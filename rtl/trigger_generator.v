==> flow/design.v <==
module trigger_generator (
    input wire clk, reset,
    input wire start_trigger,     
    output reg trigger_pulse,
    output reg trigger_done       
);
    reg [9:0] count;
    always @(posedge clk or posedge reset) begin
        if (reset) begin
            count <= 0;
            trigger_pulse <= 0;
            trigger_done <= 0;
        end else if (start_trigger) begin
            if (count < 200) begin
                count <= count + 1;
                trigger_pulse <= 1;   
                trigger_done <= 0;
            end else begin
                trigger_pulse <= 0;   
                trigger_done <= 1;    
            end
        end else begin
            count <= 0;
            trigger_pulse <= 0;
            trigger_done <= 0;
        end
    end
endmodule
# Reports on trigger_generator
# Tool output for the design above, in the order of the flow.
# Lines are those of the file above, counted from 1.
# Cell names lack the library's common part.
inputs:
  top: "trigger_generator"
  clk_port: "clk"
  lib: "sky130hd"
  lib_corner: "tt_025C_1v80"

# Elaborated design
# Yosys after proc, flatten, opt, wreduce and memory -nomap, before mapping. Memory bits, and registers merged into a memory's read port (data or address), are not among the register bits. Print and check cells are not counted. Equal cells are merged and count once.
bits:
  register_bits: 12
  in_bits: 3
  out_inout_bits: 2
  elab_cells: 12
op_classes:
  add_sub_neg: 1
  compare: 1
  eq_ne: 1
  muxes: 6
op_table:
  columns: ["op", "count"]
  rows:
  - ["two-way mux 10 bit", 2]
  - ["adder 10 x 1 -> 10 bit with constant B", 1]
  - ["< comparator 10 x 8 -> 1 bit with constant B", 1]
  - ["two-way mux 1 bit", 4]
  - ["inequality test 2 x 1 -> 1 bit with constant B", 1]

# Longest topological paths
# Longest topological path by Yosys (ltp), each cell counted once; first at word level (registers and memories cut), then after technology mapping (sequential cells cut; the memories' decode and read muxes count).
logic_depth:
  word_depth: 3
  ABC_AREA: 0
  depth_mapped: 4
  depth_no_buf: 4

# Netlist
# Yosys stat after the flow's synthesis: flattened, memories mapped to cells. It holds for the ABC_AREA given above (unset counts as 0); a run with the other value may have another netlist.
# The area totals of this step are shown rounded.
types:
  columns: ["type", "count", "type_area_um2"]
  rows:
  - ["dfrtp_1", 12, 300.288]
  - ["mux2i_1", 5, 50.048]
  - ["nand2_1", 9, 33.782]
  - ["nand2b_1", 4, 25.024]
  - ["and2_1", 3, 18.768]
  - ["ha_1", 1, 12.512]
  - ["nor4_2", 1, 12.512]
  - ["nand3_1", 2, 10.01]
  - ["nor3_2", 1, 10.01]
  - ["o311a_1", 1, 10.01]
  - ["a211o_1", 1, 8.758]
  - ["a22o_1", 1, 8.758]
  - ["nor4b_1", 1, 8.758]
  - ["o311ai_0", 1, 8.758]
  - ["o41ai_1", 1, 8.758]
  - ["a21boi_1", 1, 7.507]
  - ["inv_1", 2, 7.507]
  - ["o31ai_1", 1, 7.507]
# Not listed: further types 5, cells in them 5.
synth_totals:
  cell_count: 53
  mapped_area_mm2: 0.00058
  seq_area_mm2: 0.0003
  flip_flops: 12
  buffers: 1

# Path before layout
# Path of least setup slack by OpenSTA after synthesis, without wires, with an ideal clock, recovery checks aside; 20% of the period is set as input and as output delay. Where synthesis merged equal registers, the netlist keeps one of their names.
synth_path:
  kind: "flip-flop to flip-flop"
  startpoint: "reg count[8]"
  endpoint: "reg count[5]"
  clock_period_ns: 2.01
  setup_time_ns: 0.078
  t_first_pin_ns: 0.000
  arrival_time_ns: 1.311
  required_ns: 1.932
  setup_slack_ns: 0.621
  delay_ns: 1.389
  path_stages: 4
  path_buffers: 0
  period_less_setup_slack_ns: 1.389
# "delay_ns" is the arrival time less input delay plus setup time.
# "path_stages" counts driving pins, that of a launching flip-flop among them; a cell with two outputs on the path counts twice.
# "period_less_setup_slack_ns" = period - worst setup slack (recovery checks aside). The figure is calculated, with input and output delays left at 20% of the set period.
# Between the ends stands the longest chain of elaborated cells between them, by number of cells; it is not shown to be the way that was timed. Of several equally long chains one is given.
# A line is the first line of the expression or statement that the cell stems from. Yosys adds cells for indexed reads and writes and turns some case tables into memories.
# At most two assigning lines are given for a register; there are more.
synth_via:
  cell_sequence: "dfrtp_1 -> a211o_1 -> or4_1 -> a21boi_1"
  elab_chain_cells: 3
  cone_cells: 4
  cone_lines: 2
  cone_classes: "compare: 1; eq/ne: 1; mux: 2"
synth_rtl:
  columns: ["element", "line_no", "source"]
  rows:
  - ["from (decl)", 7, "reg [9:0] count;"]
  - ["from (assign)", 10, "count <= 0;"]
  - ["from (assign)", 15, "count <= count + 1;"]
  - ["< comparator 10 x 8 -> 1 bit", 14, "if (count < 200) begin"]
  - ["two-way mux 10 bit", 14, null]
  - ["two-way mux 10 bit", 13, "end else if (start_trigger) begin"]
  - ["to (assign)", 10, null]
  - ["to (assign)", 15, null]
  - ["to (decl)", 7, null]

# Timing after layout
# Path of least setup slack in the final report of run 1 (OpenROAD, finished layout, wires in). Where an end is a register, its clock arrival counts in the times.
layout_path:
  kind: "flip-flop to flip-flop"
  startpoint: "reg count[7]"
  endpoint: "reg count[4]"
  clock_period_ns: 1.37
  setup_time_ns: 0.13
  t_first_pin_ns: 0.27
  arrival_time_ns: 1.53
  required_ns: 1.51
  setup_slack_ns: -0.02
  path_stages: 4
  path_buffers: 1
# Between the ends stands the longest chain of elaborated cells between them, by number of cells; it is not shown to be the way that was timed. Of several equally long chains one is given.
# At most two assigning lines are given for a register; there are more.
layout_via:
  cell_sequence: "dfrtp_1 -> a211o_1 -> buf_4 -> o41ai_1"
  elab_chain_cells: 3
  cone_cells: 4
  cone_lines: 2
  cone_classes: "compare: 1; eq/ne: 1; mux: 2"
layout_rtl:
  columns: ["element", "line_no", "source"]
  rows:
  - ["from (decl)", 7, "reg [9:0] count;"]
  - ["from (assign)", 10, "count <= 0;"]
  - ["from (assign)", 15, "count <= count + 1;"]
  - ["< comparator 10 x 8 -> 1 bit", 14, "if (count < 200) begin"]
  - ["two-way mux 10 bit", 14, null]
  - ["two-way mux 10 bit", 13, "end else if (start_trigger) begin"]
  - ["to (assign)", 10, null]
  - ["to (assign)", 15, null]
  - ["to (decl)", 7, null]

Hand-over note for trigger_generator

Below are 2 stored runs of the flow (Yosys, OpenROAD; platform sky130hd) on trigger_generator, each with its settings and what was measured, unordered. Constraints: input delay and output delay 20% of the set period each, output load 0.01 pF.
"achieved_clock_period_ns" means the clock period less the worst setup slack. The figure is calculated, with input and output delays left at 20% of the set period.
"worst_path_ns" = time allowed to the worst setup path (clock period - input delay - output delay, where it has them) - its slack; a late launch clock adds to it, a late capture clock takes from it.
"final_power_uw": no workload was simulated; the value follows from the tool's default switching activity.
Measured values are rounded.

--- run 1 ---
==> flow/run.sh <==
#!/bin/bash
# the make line also repeats the synthesis and layout settings of config.mk as NAME=value (left out here)
make -C /OpenROAD-flow-scripts/flow DESIGN_CONFIG=/design/flow/config.mk WORK_HOME=/design/flow/orfs CLKGATE_MAP_FILE= finish
==> flow/config.mk <==
export PLATFORM = sky130hd
export DESIGN_NAME = trigger_generator
export DESIGN_NICKNAME = trigger_generator
export VERILOG_FILES = /design/flow/design.v
export SDC_FILE = /design/flow/constraint.sdc
export NUM_CORES = 4
export LEC_CHECK = 0
export ABC_AREA = 0
export CAP_MARGIN = 20
export CORE_MARGIN = 2
export CORE_UTILIZATION = 41
export CTS_CLUSTER_DIAMETER = 261
export GPL_ROUTABILITY_DRIVEN = 0
export MAX_ROUTING_LAYER = met5
export PLACE_DENSITY = 0.82
export SLEW_MARGIN = 20
==> flow/constraint.sdc <==
create_clock -name core_clock -period 1.37 [get_ports {clk}]
set_input_delay 0.2740 -clock core_clock [delete_from_list [all_inputs] [get_ports {clk}]]
set_output_delay 0.2740 -clock core_clock [all_outputs]
set_load 0.01 [all_outputs]

==> results, as YAML <==
results:
  post_synth_area_mm2: 0.00058
  die_area_mm2: 0.0017
  final_cell_area_mm2: 0.0008
  layout_utilization_pct: 62
  timing.setup.ws_ns: -0.018
  timing.setup.tns_ns: -0.026
  final_power_uw: 700
  achieved_clock_period_ns: 1.388
  worst_path_ns: 1.39
  critical_path_kind: "flip-flop to flip-flop"

--- run 2 ---
==> flow/run.sh <==
#!/bin/bash
# the make line also repeats the synthesis and layout settings of config.mk as NAME=value (left out here)
make -C /OpenROAD-flow-scripts/flow DESIGN_CONFIG=/design/flow/config.mk WORK_HOME=/design/flow/orfs CLKGATE_MAP_FILE= finish
==> flow/config.mk <==
export PLATFORM = sky130hd
export DESIGN_NAME = trigger_generator
export DESIGN_NICKNAME = trigger_generator
export VERILOG_FILES = /design/flow/design.v
export SDC_FILE = /design/flow/constraint.sdc
export NUM_CORES = 4
export LEC_CHECK = 0
export ABC_AREA = 0
export CAP_MARGIN = 25
export CORE_ASPECT_RATIO = 0.87
export CORE_MARGIN = 2
export CORE_UTILIZATION = 19
export GPL_ROUTABILITY_DRIVEN = 1
export PLACE_DENSITY_LB_ADDON = 0.25
export SLEW_MARGIN = 20
==> flow/constraint.sdc <==
create_clock -name core_clock -period 2.67 [get_ports {clk}]
set_input_delay 0.5340 -clock core_clock [delete_from_list [all_inputs] [get_ports {clk}]]
set_output_delay 0.5340 -clock core_clock [all_outputs]
set_load 0.01 [all_outputs]

==> results, as YAML <==
results:
  post_synth_area_mm2: 0.00058
  die_area_mm2: 0.0035
  final_cell_area_mm2: 0.0007
  layout_utilization_pct: 24
  timing.setup.ws_ns: 1.0
  timing.setup.tns_ns: 0.000
  final_power_uw: 360
  achieved_clock_period_ns: 1.663
  worst_path_ns: 1.13
  critical_path_kind: "flip-flop to output port"

End of note.
