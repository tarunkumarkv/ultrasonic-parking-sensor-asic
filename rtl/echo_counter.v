==> flow/design.v <==
module echo_counter (
    input wire clk, reset,
    input wire echo_pulse,        
    input wire enable_count,      
    output reg [15:0] distance_raw
);
    always @(posedge clk or posedge reset) begin
        if (reset) distance_raw <= 0;
        else if (enable_count && echo_pulse) distance_raw <= distance_raw + 1;
    end
endmodule
---- Step by step through the tools: echo_counter ----
Tool output for the design above, in the order of the flow.
Lines are those of the file above, counted from 1.
Operators: Yosys type, input widths -> output width; for muxes data width and select width s.
Library cell names are shortened.
A cell with - has no value.
inputs
  top module .............................. echo_counter
  clock input ............................. clk
  cell library ............................ sky130hd
  library corner .......................... tt_025C_1v80

---- Word level ----
Source: Yosys, flattened and elaborated, memories not mapped. Widths are those after wreduce; folded enables and synchronous resets count as part of the registers. Registers that Yosys merges into a memory's read port (data or address) are not register bits. Print and check cells do not count. Equal cells are merged and count once.
cells by class
  $add $sub $neg .......................... 1
  reduce/logical cells .................... 1
operators with widths
  cell                   number
  $add 16x1->16 const B  1
  $logic_and 1x1->1      1
bit counts
  flip-flop bits (word level) ............. 16
  input bits .............................. 4
  output and inout port bits .............. 16
  cells after elaboration ................. 3

---- Depth ----
Yosys ltp: most cells in a row. Word level: on the elaborated netlist, between registers, memories and ports. Mapped: between sequential cells and ports; inverters and the memories' decode and read muxes count.
logic depth
  depth after elaboration ................. 1
  ABC_AREA ................................ 0
  mapped depth ............................ 5
  mapped depth without buffers ............ 5

---- After synthesis ----
Source: synth_stat.txt of the flow (Yosys; design flattened, memories mapped). It holds for the ABC_AREA given above (unset counts as 0); a run with the other value may have another netlist.
cell types
  cell     number  total area (um2)
  dfrtp_1  16      400.384
  xnor2_1  12      105.101
  nand2_1  7       26.275
  xor2_1   3       26.275
  nand4_1  4       25.024
  nor2_1   6       22.522
  inv_1    4       15.014
  ha_1     1       12.512
  nand4_2  1       12.512
  or2_2    2       12.512
  mux2_2   1       11.261
  or4_4    1       11.261
  nand3_1  2       10.01
  nor2_2   1       6.256
  nor4_1   1       6.256
synthesis totals
  standard cells after synthesis .......... 62
  cell area after synthesis ............... 0.0007032 mm2
  area of sequential cells ................ 0.0004004 mm2
  mapped flip-flops ....................... 16
  buffers ................................. 0

---- Worst setup path after synthesis ----
Path of least setup slack by OpenSTA after synthesis, without wires, with an ideal clock, recovery checks aside; 20% of the period is set as input and as output delay. Where synthesis merged equal registers, the netlist keeps one of their names.
timing after synthesis
  kind .................................... register -> register
  from .................................... register distance_raw[0]
  to ...................................... register distance_raw[14]
  clock period ............................ 2140 ps
  library setup time ...................... 80 ps
  time at the first pin ................... 0 ps
  arrival ................................. 1393 ps
  data required time ...................... 2060 ps
  setup slack ............................. 667 ps
  delay of the path ....................... 1473 ps
  driving pins on the path ................ 6
  path buffers ............................ 0
  period reached after synthesis .......... 1473 ps
"delay of the path" = arrival - input delay + setup time.
"driving pins on the path": output pins that drive a net of the path, with the launching flip-flop's if there is one; two outputs of one cell count as two.
"period reached after synthesis" = period - worst setup slack (recovery checks aside). The figure is calculated, with input and output delays left at 20% of the set period.
Between the ends stands the longest chain of elaborated cells between them, by number of cells; it is not shown to be the way that was timed. Of several equally long chains one is given.
Each line given opens the expression or statement behind the cell; cells for indexed reads and writes are added by Yosys, which also makes memories of some case tables.
between the ends, after synthesis
  cell sequence ........................... dfrtp_1 > ha_1 > nand3_1 > or4_4 > nor2_1 > xnor2_1
  cells in the longest elaborated chain ... 1
  elaborated cells between the ends (all ways) .. 1
  RTL lines with such cells ............... 1
  classes of those cells .................. add/sub (1)
ends and longest elaborated chain, after synthesis
  element        line  RTL
  from (decl)    5     output reg [15:0] distance_raw
  from (assign)  8     if (reset) distance_raw <= 0;
  from (assign)  9     else if (enable_count && echo_pulse) distance_raw <= distance_raw + 1;
  $add 16x1->16  9
  to (assign)    8
  to (assign)    9
  to (decl)      5

---- Timing after layout ----
From the final timing report of run 1: the path of least setup slack in the routed layout; clock arrival at registers is part of the times.
The path's times are printed in steps of 10 ps; the period is the one set.
timing after layout
  kind .................................... register -> register
  from .................................... register distance_raw[0]
  to ...................................... register distance_raw[12]
  clock period ............................ 1440 ps
  library setup time ...................... 80 ps
  time at the first pin ................... 250 ps
  arrival ................................. 1650 ps
  data required time ...................... 1610 ps
  setup slack ............................. -40 ps
  driving pins on the path ................ 7
  path buffers ............................ 1
Between the ends stands the longest chain of elaborated cells between them, by number of cells; it is not shown to be the way that was timed. Of several equally long chains one is given.
between the ends, after layout
  cell sequence ........................... dfrtp_1 > buf_6 > ha_4 > nand3_2 > or4_4 > nor2_2 > xor2_1
  cells in the longest elaborated chain ... 1
  elaborated cells between the ends (all ways) .. 1
  RTL lines with such cells ............... 1
  classes of those cells .................. add/sub (1)
ends and longest elaborated chain, after layout
  element        line  RTL
  from (decl)    5     output reg [15:0] distance_raw
  from (assign)  8     if (reset) distance_raw <= 0;
  from (assign)  9     else if (enable_count && echo_pulse) distance_raw <= distance_raw + 1;
  $add 16x1->16  9
  to (assign)    8
  to (assign)    9
  to (decl)      5

Data sheet: physical implementation of echo_counter

2 stored runs of echo_counter in the flow (synthesis by Yosys, layout by OpenROAD, sky130hd cells), in arbitrary order. Constraints: input delay and output delay 20% of the set period each, output load 0.01 pF.
"period achieved" is the run's clock period less its worst setup slack. It is reckoned from that one timing run; input and output delays stay at 20% of the period that was set.
"time of the worst setup path" means the part of the period allowed to the worst setup path (the constraints hold back 20% at inputs and 20% at outputs) less its slack; where the path has registers, the arrival times of their clocks count too.
"power consumption" is the tool's figure for a default switching activity; nothing was simulated.
"time of the worst setup path" is given in steps of 10 ps.

---- run 1 ----
settings
  period_ns = 1.44
  CORE_UTILIZATION = 15
  PLACE_DENSITY_LB_ADDON = 0.06
  CELL_PAD_IN_SITES_GLOBAL_PLACEMENT = 3
  CELL_PAD_IN_SITES_DETAIL_PLACEMENT = 1
  GPL_ROUTABILITY_DRIVEN = 1
  CAP_MARGIN = 20
  CORE_MARGIN = 2
  SLEW_MARGIN = 20
results
  area of the standard cells in the finished layout .. 0.0011824 mm2
  time of the worst setup path ............ 1480 ps
  worst path kind ......................... register -> register
  power consumption ....................... 1.527 mW
  final design utilization ................ 26.6%
  period achieved ......................... 1482 ps
  summed negative setup slack ............. -80 ps
  full die area ........................... 0.0052512 mm2
  chip area in the Yosys report ........... 0.0007032 mm2
  lowest setup slack ...................... -42 ps

---- run 2 ----
settings
  period_ns = 2.23
  CORE_UTILIZATION = 56
  PLACE_DENSITY_LB_ADDON = 0.17
  HOLD_SLACK_MARGIN = 0.1
  CORE_ASPECT_RATIO = 1.65
  CORE_MARGIN = 7
  CELL_PAD_IN_SITES_GLOBAL_PLACEMENT = 2
  CELL_PAD_IN_SITES_DETAIL_PLACEMENT = 2
  TNS_END_PERCENT = 10
  GPL_TIMING_DRIVEN = 1
  CAP_MARGIN = 35
  MAX_ROUTING_LAYER = met5
  SLEW_MARGIN = 20
results
  incomplete, floorplanning halted on PDN-0185
